==> flow/design.v <==
module DW03_bictr_dcnto #(parameter WIDTH = 8)
(
		   input [WIDTH-1 : 0] data,
           input [WIDTH-1 : 0] count_to, 
           input up_dn,  
           input load,  
           input cen, 
           input clk,  
           input reset, 
           output reg [WIDTH-1 : 0] count, 
           output tercnt  		   
);  
     always @(posedge(clk) or negedge(reset)) begin
        if(~reset) 
        count <=  1'b0;
		else if(~load) 
        count <=  4'b0000;
        else if (~cen)
        count <= count;
        else if (~up_dn)
		count <= count-1;
		else count <= count+1;
     end  
	  assign tercnt=(count == count_to)?  1'b1:
										  1'b0;
endmodule
### Reports on DW03_bictr_dcnto

The steps from the RTL of DW03_bictr_dcnto to its reports follow in flow order.
Lines are those of the file above, counted from 1.
Operators carry their Yosys type and port widths (W data, S select, Z words).
Cell names lack the library's common part.
A cell with n/a has no value.

| design | value |
|---|---|
| top | DW03_bictr_dcnto |
| clock input | clk |
| library | sky130hd |
| timing corner | tt_025C_1v80 |

### Word level

Counts by Yosys on the flattened word-level netlist (proc, flatten, opt, wreduce; memories kept). Register bits leave out memories and registers merged into their read ports (data or address). Print and check cells are left out. Cells with the same type and inputs are merged into one.

| word-level totals | value |
|---|---|
| bits in registers | 8 |
| elaborated cells | 9 |
| input port bits | 21 |

| cells by class | value |
|---|---|
| $add $sub $neg | 2 |
| mux-type cells | 4 |
| eq/ne operators | 2 |

Operators with widths:

| cell | number |
|---|---|
| $mux W8 | 3 |
| $add A8 B1 Y8 const B | 1 |
| $sub A8 B1 Y8 const B | 1 |
| $eq A8 B8 Y1 | 1 |
| $ne A2 B1 Y1 const B | 1 |
| $mux W1 | 1 |

### Depth

Longest topological path by Yosys (ltp), each cell counted once; first at word level (registers and memories cut), then after technology mapping (sequential cells cut; the memories' decode and read muxes count).

| depth | value |
|---|---|
| depth after elaboration | 4 |
| ABC_AREA | 1 |
| gate-level depth with buffers | 10 |
| depth with buffers taken out | 10 |

### Mapped cells and area

Yosys stat after the flow's synthesis: flattened, memories mapped to cells. It holds for the ABC_AREA given above (unset counts as 0); a run with the other value may have another netlist.

Cell types:

| cell | number | total area (um^2) |
|---|---|---|
| dfrtp_1 | 8 | 200.192 |
| nand2_1 | 32 | 120.115 |
| ha_1 | 6 | 75.072 |
| xnor2_1 | 7 | 61.309 |
| inv_1 | 12 | 45.043 |
| nand3_1 | 8 | 40.038 |
| fa_1 | 1 | 20.019 |
| or2_1 | 3 | 18.768 |
| a21oi_1 | 3 | 15.014 |
| nand3b_1 | 2 | 15.014 |
| nor2_1 | 4 | 15.014 |
| o21ai_1 | 3 | 15.014 |
| nand2_2 | 2 | 12.512 |
| nand4_1 | 2 | 12.512 |
| a32o_1 | 1 | 10.01 |
| and2_4 | 1 | 8.758 |
| or2_4 | 1 | 8.758 |
| inv_4 | 1 | 6.256 |

Other cell types: 4; their cells: 4.

| synthesis totals | value |
|---|---|
| synthesis area | 721.9 um^2 |
| area of sequential cells | 200.2 um^2 |
| flip-flops | 8 |
| mapped cells | 101 |

### Path before layout

Source: OpenSTA report_checks on the synthesized netlist (no wires, ideal clock, input and output delay 20% of the period each), path of least setup slack; recovery checks are left aside. Register names are those of the netlist, which keeps one name where synthesis merged equal registers.

| path after synthesis | value |
|---|---|
| kind | input-to-reg |
| start | in up_dn |
| end | reg count[4] |
| stages on the path | 6 |
| clock period | 2220 ps |
| delay of the path | 1048 ps |
| path buffers | 0 |
| arrival | 1371 ps |
| slack | 728 ps |
| setup time | 121 ps |
| external input delay | 444 ps |
| period reached after synthesis | 1492 ps |

"delay of the path" is the arrival time less input delay plus setup time.
"stages on the path": output pins that drive a net of the path, with the launching flip-flop's if there is one; two outputs of one cell count as two.
"period reached after synthesis" is the clock period less the worst setup slack; recovery checks do not enter. This is arithmetic on one report: input and output delays are still those of the set period (20% each).
Between the ends stands the longest chain of elaborated cells between them, by number of cells; it is not shown to be the way that was timed. Of several equally long chains one is given.
A line is the first line of the expression or statement that the cell stems from. Yosys adds cells for indexed reads and writes and turns some case tables into memories.
At most two assigning lines are given for a register; there are more.

| between the ends, after synthesis | value |
|---|---|
| cell sequence | inv_1 > ha_1 > or2_1 > and2_4 > nor2_1 > o21ai_1 |
| cells in the longest elaborated chain | 3 |
| elaborated cells between the ends (all ways) | 3 |
| RTL lines with such cells | 3 |
| classes of those cells | 3 x mux |

RTL lines, path after synthesis:

| element | line | text |
|---|---|---|
| from (decl) | 5 | `input up_dn,` |
| $mux W8 | 20 | `else if (~up_dn)` |
| $mux W8 | 18 | `else if (~cen)` |
| $mux W8 | 16 | `else if(~load)` |
| to (assign) | 19 | `count <= count;` |
| to (assign) | 21 | `count <= count-1;` |
| to (decl) | 10 | `output reg [WIDTH-1 : 0] count,` |

### Path in the finished layout

From the final timing report of run 1: the path of least setup slack in the routed layout; clock arrival at registers is part of the times.
The path's times are printed in steps of 10 ps; the period is the one set.

| path post-layout | value |
|---|---|
| kind | input-to-output |
| start | in count_to[0] |
| end | out tercnt |
| external input delay | 720 ps |
| path buffers | 2 |
| arrival | 2150 ps |
| stages on the path | 5 |
| clock period | 3590 ps |
| slack | 720 ps |

Between the ends stands the longest chain of elaborated cells between them, by number of cells; it is not shown to be the way that was timed. Of several equally long chains one is given.

| between the ends, post-layout | value |
|---|---|
| cell sequence | clkdlybuf4s50_1 > or2_1 > nand4_1 > nor3_1 > clkdlybuf4s50_1 |
| cells in the longest elaborated chain | 2 |
| elaborated cells between the ends (all ways) | 2 |
| RTL lines with such cells | 1 |
| classes of those cells | 1 x eq/ne; 1 x mux |

RTL lines, path post-layout:

| element | line | text |
|---|---|---|
| from (decl) | 4 | `input [WIDTH-1 : 0] count_to,` |
| $eq A8 B8 Y1 | 24 | `assign tercnt=(count == count_to)? 1'b1:` |
| $mux W1 | 24 |  |
| to (decl) | 11 | `output tercnt` |

Add stored flow runs of DW03_bictr_dcnto

2 stored runs of DW03_bictr_dcnto in the flow (synthesis by Yosys, layout by OpenROAD, sky130hd cells), in arbitrary order. Constraints: input delay and output delay 20% of the set period each, output load 0.01 pF.
"reached clock period" = clock period - worst setup slack. The figure is calculated, with input and output delays left at 20% of the set period.
"time used up by the worst setup path" = time allowed to the worst setup path (clock period - input delay - output delay, where it has them) - its slack; a late launch clock adds to it, a late capture clock takes from it.
"overall power": no workload was simulated; the value follows from the tool's default switching activity.
"time used up by the worst setup path" is known to 10 ps.
A setting shown as -- is not set for that run.

| run | period_ns | CORE_UTILIZATION | SETUP_SLACK_MARGIN | CORE_ASPECT_RATIO | CORE_MARGIN | CELL_PAD_IN_SITES_GLOBAL_PLACEMENT | TNS_END_PERCENT | ABC_AREA | GPL_ROUTABILITY_DRIVEN | SLEW_MARGIN | MAX_ROUTING_LAYER | CAP_MARGIN | reached clock period (ps) | die area (um^2) | final utilization (%) | smallest setup slack (ps) | synthesized cell area (um^2) | smallest hold slack (ps) | time used up by the worst setup path (ps) | critical path type | overall power (uW) | standard-cell area after routing (um^2) | sum of negative setup slack (ps) |
|---|---|---|---|---|---|---|---|---|---|---|---|---|---|---|---|---|---|---|---|---|---|---|---|
| run 1 | 3.59 | 26 | 0.21 | 0.57 | 2 | 1 | 40 | 1 | 1 | 15 | met5 | 20 | 2871 | 3231.1 | 38.7 | 719 | 721.9 | 548 | 1440 | input-to-output | 376.2 | 1023.5 | 0 |
| run 2 | 3.35 | 40 | -- | -- | 2 | -- | -- | -- | -- | 20 | -- | 20 | 2675 | 2266.7 | 57.8 | 675 | 760.7 | 617 | 1330 | input-to-output | 392 | 1019.7 | 0 |
