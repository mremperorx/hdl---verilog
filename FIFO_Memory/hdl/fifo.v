==> flow/design.v <==
module fifo 
#(
parameter DATA_WIDTH = 8,						 
parameter ADDR_WIDTH = 4						 
)(
input                          rst_n,			 
input                          clk,				 
input                          push,			 
input                          pop,				 
input      [DATA_WIDTH -1 : 0] data_in,			 
output reg [DATA_WIDTH -1 : 0] data_out,		 
output reg                     empty,
output reg                     full,
output reg [DATA_WIDTH -1 : 0] fifo_counter		 
);
reg [ADDR_WIDTH -1 : 0] tail; 					 
reg [ADDR_WIDTH -1 : 0] head; 					 
reg [DATA_WIDTH -1 : 0] buf_mem[63:0]; 			 
always@(fifo_counter) 
begin
	empty = (fifo_counter == 0 );  				 
	full  = (fifo_counter == 64); 				 
end
always@(posedge clk or posedge rst_n) 
begin
	if (rst_n) 										 
		fifo_counter <= 0; 							 
	else if ((!full && push) && (!empty && pop))	 
		fifo_counter <= fifo_counter;				 
	else if (!full && push) 						 
		fifo_counter <= fifo_counter + 1;			 
	else if (!empty && pop) 						 
		fifo_counter <= fifo_counter - 1;			 
	else
		fifo_counter <= fifo_counter; 				 
end
always@(posedge clk or posedge rst_n) 				 
begin
	if (rst_n)										 
		data_out <= 0; 								 
	else begin
		if (pop && !empty) 							 
			data_out <= buf_mem[tail]; 				
		else
			data_out <= data_out; 					 
	end
end
always@(posedge clk) 
begin
	if (push && !full) 								 
		buf_mem[head] <= data_in; 
	else
		buf_mem[head] <= buf_mem[head]; 
end
always@(posedge clk or posedge rst_n)
begin
	if(rst_n)										 
		begin
			head <= 0; 								 
			tail <= 0; 
		end
	else
		begin
			if(!full && push) 						 
				head <= head + 1; 					 
			else
				head <= head;						 
			if(!empty && pop) 						 
				tail <= tail + 1; 					 
			else
				tail <= tail;						 
		end
end
endmodule
== Tool chain data of fifo ==
What the tools print for fifo, step after step.
Line numbers count from 1 in the design file above.
Cell names lack the library's common part.
The mark -- stands for no value.

* Top module: fifo
* Clock input: clk
* Library: sky130hd
* Library corner: tt_025C_1v80

== After elaboration ==
Source: Yosys, flattened and elaborated, memories not mapped. Widths are those after wreduce. Registers that Yosys merges into a memory's read port (data or address) are not register bits. Print and check cells do not count. Equal cells are merged and count once.
Yosys's memory passes give these memory sizes; they may raise the number of words (mostly to a power of two), join words into wider ones and drop unused or constant bits.

* Register bits: 16
* Bits in latches: 0
* Memory bits (writable): 512
* ROM bits: 0
* Word width x clocked read ports: 8
* Memories: 1
* Input port bits: 12
* Output and inout port bits: 18
* Cells after elaboration: 26

{| class="wikitable"
|+ Memory list
! name !! words !! bits a word !! rd ports !! write ports !! RTL line !! text
|-
| buf_mem || 64 || 8 || 2 || 1 || 18 || <nowiki>reg [DATA_WIDTH -1 : 0] buf_mem[63:0];</nowiki>
|}

* Add/subtract/negate cells: 4
* Multiply operators: 0
* Divide/modulo/power cells: 0
* $lt $le $gt $ge: 0
* Equality and inequality tests: 1
* Shift-type cells: 0
* Multiplexer cells: 7
* Bitwise logic cells: 2
* Reduce/logical cells: 8

{| class="wikitable"
|+ Operator list
! kind !! count
|-
| two-way mux 8 bit || 5
|-
| adder 4 x 1 -> 4 bit with constant B || 2
|-
| adder 8 x 1 -> 8 bit with constant B || 1
|-
| subtractor 8 x 1 -> 8 bit with constant B || 1
|-
| == test 8 x 7 -> 1 bit with constant B || 1
|-
| logical NOT 8 bit || 1
|-
| logical AND 1 bit || 3
|-
| logical NOT 1 bit || 2
|-
| AND reduction 2 bit || 1
|-
| nonzero test 2 bit || 1
|-
| two-way mux 1 bit || 2
|-
| OR 1 bit || 1
|-
| NOT 1 bit || 1
|}

== Depth ==
Yosys ltp: most cells in a row. Word level: on the elaborated netlist, between registers, memories and ports. Mapped: between sequential cells and ports; inverters and the memories' decode and read muxes count.

* Depth after elaboration: 6
* ABC_AREA: 0
* Mapped depth: 11
* Gate-level depth less buffers: 9

== Synthesis result ==
Yosys stat after the flow's synthesis: flattened, memories mapped to cells. It holds for the ABC_AREA given above (unset counts as 0); a run with the other value may have another netlist.

* Standard cells after synthesis: 492
* Mapped area: 0.007332 mm^2
* Sequential area: 0.0044443 mm^2
* Flip-flops: 152
* Buffers: 34

{| class="wikitable"
|+ Cell types
! type !! count !! total area (um^2)
|-
| edfxtp_1 || 128 || 3.84E+03
|-
| mux4_2 || 36 || 810.778
|-
| dfrtp_1 || 24 || 600.576
|-
| mux2i_1 || 33 || 330.317
|-
| mux2_2 || 16 || 180.173
|-
| ha_1 || 10 || 125.12
|-
| nand2_1 || 31 || 116.362
|-
| a22oi_1 || 15 || 112.608
|-
| nor2_1 || 28 || 105.101
|-
| a221oi_1 || 11 || 96.342
|-
| o221ai_1 || 10 || 87.584
|-
| xnor2_1 || 9 || 78.826
|-
| a21oi_1 || 15 || 75.072
|-
| clkbuf_1 || 20 || 75.072
|-
| o21ai_0 || 15 || 75.072
|-
| buf_1 || 13 || 48.797
|-
| nor3_1 || 9 || 45.043
|-
| a22o_1 || 5 || 43.792
|}

Other cell types: 32; their cells: 64.

== Worst setup path after synthesis ==
Source: OpenSTA report_checks on the synthesized netlist (no wires, ideal clock, input and output delay 20% of the period each), path of least setup slack; recovery checks are left aside. Register names are those of the netlist, which keeps one name where synthesis merged equal registers.

* Kind: register to register
* From: register fifo_counter[2]
* To: register fifo_counter[5]
* Period: 4.47 ns
* Library setup time: 0.125 ns
* Launch time at the first pin: 0.000 ns
* Arrival: 3.179 ns
* Data required time: 4.345 ns
* Path slack: 1.167 ns
* Path delay: 3.304 ns
* Stages: 11
* Buffers on the path: 1
* Period reached after synthesis: 3.303 ns

"path delay" is the arrival time less input delay plus setup time.
"stages": output pins that drive a net of the path, with the launching flip-flop's if there is one; two outputs of one cell count as two.
"period reached after synthesis" is the clock period less the worst setup slack; recovery checks do not enter. This is arithmetic on one report: input and output delays are still those of the set period (20% each).
Between the ends stands the longest chain of elaborated cells between them, by number of cells; it is not shown to be the way that was timed. Of several equally long chains one is given.
Each line given opens the expression or statement behind the cell; cells for indexed reads and writes are added by Yosys, which also makes memories of some case tables.
At most two assigning lines are given for a register; there are more.

* Path through: dfrtp_1 > or4b_2 > o21a_1 > inv_1 > buf_1 > ha_1 > a21o_2 > a21oi_1 > o21ai_0 > xor2_1 > mux2_2
* Length of the longest elaborated chain: 6
* Elaborated cells between the ends (all ways): 14
* Classes of those cells: add/sub (2); eq/ne (1); mux (2); logic (1); reduce/logical (8)

{| class="wikitable"
|+ Ends and longest elaborated chain, after synthesis
! element !! RTL line !! text
|-
| from (decl) || 14 || <nowiki>output reg [DATA_WIDTH -1 : 0] fifo_counter</nowiki>
|-
| from (assign) || 29 || <nowiki>fifo_counter <= fifo_counter;</nowiki>
|-
| from (assign) || 31 || <nowiki>fifo_counter <= fifo_counter + 1;</nowiki>
|-
| == test 8 x 7 -> 1 bit || 22 || <nowiki>full = (fifo_counter == 64);</nowiki>
|-
| logical NOT 1 bit || 28 || <nowiki>else if ((!full && push) && (!empty && pop))</nowiki>
|-
| logical AND 1 bit (2 in a row) || 28 ||
|-
| NOT 1 bit || -- ||
|-
| AND reduction 2 bit || -- ||
|-
| to (assign) || 29 ||
|-
| to (assign) || 31 ||
|-
| to (decl) || 14 ||
|}

== Path in the finished layout ==
From the final timing report of run B: the path of least setup slack in the routed layout; clock arrival at registers is part of the times.

* Kind: register to register
* From: register fifo_counter[2]
* To: register fifo_counter[5]
* Period: 4.94 ns
* Library setup time: 0.11 ns
* Launch time at the first pin: 0.44 ns
* Arrival: 3.74 ns
* Data required time: 5.27 ns
* Path slack: 1.53 ns
* Stages: 12
* Buffers on the path: 2

Between the ends stands the longest chain of elaborated cells between them, by number of cells; it is not shown to be the way that was timed. Of several equally long chains one is given.
At most two assigning lines are given for a register; there are more.

* Path through: dfrtp_1 > or4b_2 > o21a_1 > buf_4 > inv_1 > buf_4 > ha_1 > a21o_2 > a21oi_1 > o21ai_0 > xor2_1 > mux2_2
* Length of the longest elaborated chain: 6
* Elaborated cells between the ends (all ways): 14
* Classes of those cells: add/sub (2); eq/ne (1); mux (2); logic (1); reduce/logical (8)

{| class="wikitable"
|+ Ends and longest elaborated chain, after layout
! element !! RTL line !! text
|-
| from (decl) || 14 || <nowiki>output reg [DATA_WIDTH -1 : 0] fifo_counter</nowiki>
|-
| from (assign) || 29 || <nowiki>fifo_counter <= fifo_counter;</nowiki>
|-
| from (assign) || 31 || <nowiki>fifo_counter <= fifo_counter + 1;</nowiki>
|-
| == test 8 x 7 -> 1 bit || 22 || <nowiki>full = (fifo_counter == 64);</nowiki>
|-
| logical NOT 1 bit || 28 || <nowiki>else if ((!full && push) && (!empty && pop))</nowiki>
|-
| logical AND 1 bit (2 in a row) || 28 ||
|-
| NOT 1 bit || -- ||
|-
| AND reduction 2 bit || -- ||
|-
| to (assign) || 29 ||
|-
| to (assign) || 31 ||
|-
| to (decl) || 14 ||
|}

Subject: flow runs of fifo

Hi,

Record of 2 stored runs of the RTL-to-layout flow on fifo, platform sky130hd. The runs are unordered. Constraints: input delay and output delay 20% of the set period each, output load 0.01 pF.
"reached clock period" = clock period - worst setup slack. The figure is calculated, with input and output delays left at 20% of the set period.
"worst setup path time": the worst setup path's part of the clock period (all of it between registers, 20% less for each end at a port) less its slack. A launch clock that arrives late makes it longer, a capture clock that arrives late makes it shorter.

=== Run A ===
{| class="wikitable"
! Setting !! Value
|-
| period_ns || 2.19
|-
| CORE_UTILIZATION || 66
|-
| PLACE_DENSITY || 0.45
|-
| GPL_TIMING_DRIVEN || 0
|-
| CTS_CLUSTER_SIZE || 79
|-
| CTS_CLUSTER_DIAMETER || 46
|-
| SLEW_MARGIN || 10
|-
| MIN_ROUTING_LAYER || met2
|-
| MAX_ROUTING_LAYER || met5
|-
| CAP_MARGIN || 20
|-
| CORE_MARGIN || 2
|}
Did not finish, routing stopped with GRT-0232.

=== Run B ===
{| class="wikitable"
! Setting !! Value
|-
| period_ns || 4.94
|-
| CORE_UTILIZATION || 16
|-
| PLACE_DENSITY_LB_ADDON || 0.11
|-
| CELL_PAD_IN_SITES_DETAIL_PLACEMENT || 0
|-
| TNS_END_PERCENT || 100
|-
| ABC_AREA || 0
|-
| CTS_CLUSTER_SIZE || 100
|-
| SLEW_MARGIN || 5
|-
| MIN_ROUTING_LAYER || met2
|-
| CAP_MARGIN || 20
|-
| CORE_MARGIN || 2
|-
! Result !! Value
|-
| Worst setup path time || 3.41 ns
|-
| Worst setup path type || register to register
|-
| Utilization in the final report || 0.201
|-
| Reached clock period || 3.413 ns
|-
| Synthesized cell area || 0.007332 mm^2
|-
| Worst slack on setup checks || 1.527 ns
|-
| Std-cell area (final layout) || 0.0090962 mm^2
|-
| Die footprint || 0.0475545 mm^2
|}

Regards
